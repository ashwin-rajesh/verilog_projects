==> flow/design.v <==
module ram (address, data, write, en, clk);
    parameter WIDTH     = 8;             
    parameter A_SIZE    = 8;             
    input[A_SIZE-1:0]   address;         
    inout[WIDTH-1:0]    data;            
    input               write;           
    input               en;              
    input               clk;             
    reg[WIDTH-1:0]      memory[(2**A_SIZE)-1:0];
    reg[WIDTH-1:0]      data_out;
    assign data = (en == 1'b1 && write == 1'b0) ? data_out : {WIDTH{1'bz}};
    always @(posedge clk) begin
        if(en == 1'b1)
            if(write == 1'b1)
                memory[address] = data;
            else
                data_out = memory[address];
    end
endmodule
======== Reports on ram ========
Tool output for the design above, in the order of the flow.
Line numbers count from 1 in the design file above.
Cell names lack the library's common part.
The mark -- stands for no value.
set-up
  top module .............................. ram
  clock ................................... clk
  standard-cell library ................... sky130hd
  timing corner ........................... tt_025C_1v80

======== Elaborated design ========
Source: Yosys, flattened and elaborated. Widths are those after wreduce. Registers that Yosys merges into a memory's read port (data or address) are not register bits. Print and check cells do not count. Equal cells are merged and count once.
cells by class
  equal/unequal tests ..................... 255
  reduce/logical cells .................... 515
  bitwise logic cells ..................... 257
  muxes and demuxes ....................... 258
operators with widths
  cell                                                  count
  OR reduction 255 bit                                  256
  two-way mux 8 bit                                     257
  case mux 8 bit (select 256 bit)                       1
  equality test 8 bit (second input constant)           128
  AND reduction 3 bit                                   256
  equality test 8 x 7 -> 1 bit (second input constant)  64
  NOT 1 bit                                             257
  equality test 8 x 6 -> 1 bit (second input constant)  32
  equality test 8 x 5 -> 1 bit (second input constant)  16
  equality test 8 x 4 -> 1 bit (second input constant)  8
  equality test 8 x 3 -> 1 bit (second input constant)  4
  equality test 8 x 2 -> 1 bit (second input constant)  2
  equality test 8 x 1 -> 1 bit (second input constant)  1
  zero test 8 bit                                       1
  AND reduction 2 bit                                   1
  logical AND 1 bit                                     1
bit counts
  cells after elaboration ................. 1,542
  register bits ........................... 2,056
  output and inout bits ................... 8

======== Longest topological paths ========
Longest topological path by Yosys (ltp), each cell counted once; first at word level (registers and memories cut), then after technology mapping (sequential cells cut; the memories' decode and read muxes count).
logic depth
  word-level depth ........................ 4
  ABC_AREA ................................ 0
  mapped depth ............................ 14
  gate-level depth less buffers ........... 7

======== After synthesis ========
The flow's flattened synthesis, as Yosys stat reports it; memories are mapped. The netlist is that of the ABC_AREA named above (0 if unset); the other value can give another one.
cell types
  type       count  area in all (µm²)
  edfxtp_1   2,056  6.17E+04
  a22oi_1    422    3.17E+03
  nand3_1    456    2.28E+03
  o22ai_1    195    1,219.92
  a222oi_1   99     990.95
  a32oi_1    112    980.941
  nand4_1    150    938.4
  buf_2      167    835.802
  a21oi_1    159    795.763
  clkbuf_1   189    709.43
  nor2_1     186    698.17
  a211oi_1   75     563.04
  nor4_1     79     494.224
  nand2_1    122    457.939
  a22o_1     51     446.678
  a2111oi_0  47     411.645
  nor3_1     75     375.36
  o21ai_0    71     355.341
Not listed: further types 69, cells in them 503.
mapped netlist
  standard cells after synthesis .......... 5,214
  flip-flop cells ......................... 2,056
  buffer cells ............................ 460
  synthesis area .......................... 81,411.8 µm²
  sequential part of the area ............. 61,739.2 µm²

======== Path before layout ========
OpenSTA on the mapped netlist: ideal clock, no wires. The path of least setup slack (recovery checks aside). Input and output delay are each 20% of the period. Register names are those of the netlist, which keeps one name where synthesis merged equal registers.
path after synthesis
  path type ............................... input to register
  from .................................... input address[7]
  to ...................................... register memory[86][0]
  arrival ................................. 4.436 ns
  stages .................................. 10
  path delay .............................. 3.553 ns
  time at the first pin ................... 1.302 ns
  path slack .............................. 1.655 ns
  required time ........................... 6.091 ns
  buffers on the path ..................... 4
  period .................................. 6.51 ns
  synthesis period reached ................ 4.855 ns
"path delay" = arrival - input delay + setup time.
"stages" counts driving pins, that of a launching flip-flop among them; a cell with two outputs on the path counts twice.
"synthesis period reached" = period - worst setup slack (recovery checks aside). The figure is calculated, with input and output delays left at 20% of the set period.
The rows between start and end are the longest chain of elaborated cells between them; the timing report does not say that the signal goes this way. Where chains are equally long, one stands for them.
A line is the first line of the expression or statement that the cell stems from. Yosys adds cells for indexed reads and writes and turns some case tables into memories.
Only ways into the end's enable, where the timed path ends, are counted here.
on the way, after synthesis
  path through ............................ buf_4 -> or4b_1 -> buf_2 -> a221oi_1 -> a2111oi_0 -> nand4_1 -> buf_2 -> nand3_2 -> buf_2 -> a2111oi_0
  length of the longest elaborated chain .. 4
  elaborated cells on any way between the ends .. 258
  classes of those cells .................. 254 x eq/ne; 1 x logic; 3 x reduce/logical
ends and longest elaborated chain, after synthesis
  element               line  RTL
  from (decl)           4     input[A_SIZE-1:0]   address;
  equality test 8 bit   15    memory[address] = data;
  OR reduction 255 bit  --
  NOT 1 bit             --
  AND reduction 3 bit   --
  to (assign)           15
  to (decl)             9     reg[WIDTH-1:0]      memory[(2**A_SIZE)-1:0];

======== Worst path after layout ========
Path of least setup slack in the final report of run B (OpenROAD, finished layout, wires in). Where an end is a register, its clock arrival counts in the times.
path post-layout
  path type ............................... input to register
  from .................................... input address[2]
  to ...................................... register memory[64][2]
  stages .................................. 12
  period .................................. 7.63 ns
  required time ........................... 8.16 ns
  arrival ................................. 6.45 ns
  time at the first pin ................... 1.53 ns
  buffers on the path ..................... 5
  path slack .............................. 1.71 ns
The rows between start and end are the longest chain of elaborated cells between them; the timing report does not say that the signal goes this way. Where chains are equally long, one stands for them.
Only ways into the end's enable, where the timed path ends, are counted here.
on the way, post-layout
  path through ............................ buf_4 -> buf_4 -> and2_1 -> a22oi_1 -> o22ai_1 -> a2111oi_0 -> nand4_1 -> buf_4 -> buf_4 -> nand4_1 -> buf_4 -> a211oi_2
  length of the longest elaborated chain .. 4
  elaborated cells on any way between the ends .. 258
  classes of those cells .................. 254 x eq/ne; 1 x logic; 3 x reduce/logical
ends and longest elaborated chain, post-layout
  element               line  RTL
  from (decl)           4     input[A_SIZE-1:0]   address;
  equality test 8 bit   15    memory[address] = data;
  OR reduction 255 bit  --
  NOT 1 bit             --
  AND reduction 3 bit   --
  to (assign)           15
  to (decl)             9     reg[WIDTH-1:0]      memory[(2**A_SIZE)-1:0];

Ticket comment

Stored flow runs of ram (2 of them; Yosys, OpenROAD, sky130hd). They differ in their settings and are not a sequence. Constraints: input delay and output delay 20% of the set period each, output load 0.01 pF.
"clock period reached" means the clock period less the worst setup slack. The figure is calculated, with input and output delays left at 20% of the set period.
"worst setup path time" is the time allowed to the run's worst setup path (the clock period less input and output delay, where it has them) less its slack. Clock arrival times count: a late capture clock shortens it, a late launch clock lengthens it.
"total power after layout" is the tool's figure for a default switching activity; nothing was simulated.

---- run A ----
settings
  period_ns = 3.55
  CORE_UTILIZATION = 60
  SETUP_SLACK_MARGIN = 0.45
  HOLD_SLACK_MARGIN = -0.03
  CORE_ASPECT_RATIO = 1.02
  CELL_PAD_IN_SITES_DETAIL_PLACEMENT = 2
  TNS_END_PERCENT = 70
  ABC_AREA = 1
  GPL_TIMING_DRIVEN = 1
  CTS_CLUSTER_SIZE = 48
  CTS_CLUSTER_DIAMETER = 268
  MAX_ROUTING_LAYER = met5
  CAP_MARGIN = 20
  CORE_MARGIN = 2
  SLEW_MARGIN = 20
results
  did not finish, placement stopped with DPL-0033

---- run B ----
settings
  period_ns = 7.63
  CORE_UTILIZATION = 28
  SETUP_SLACK_MARGIN = 1.72
  PLACE_DENSITY_LB_ADDON = 0.17
  CORE_ASPECT_RATIO = 0.5
  CELL_PAD_IN_SITES_GLOBAL_PLACEMENT = 3
  TNS_END_PERCENT = 75
  GPL_ROUTABILITY_DRIVEN = 1
  CTS_CLUSTER_SIZE = 83
  CAP_MARGIN = 5
  SLEW_MARGIN = 5
  MAX_ROUTING_LAYER = met5
  CORE_MARGIN = 2
results
  cell area after synthesis ............... 81,411.8 µm²
  full die area ........................... 295,348.0 µm²
  standard-cell area after routing ........ 96,791.6 µm²
  utilization after layout ................ 33.6%
  lowest setup slack ...................... 1.712 ns
  final setup TNS ......................... 0.000 ns
  worst-case hold slack ................... 0.597 ns
  total power after layout ................ 25,190 µW
  clock period reached .................... 5.918 ns
  worst setup path time ................... 4.39 ns
  worst setup path kind ................... input to register
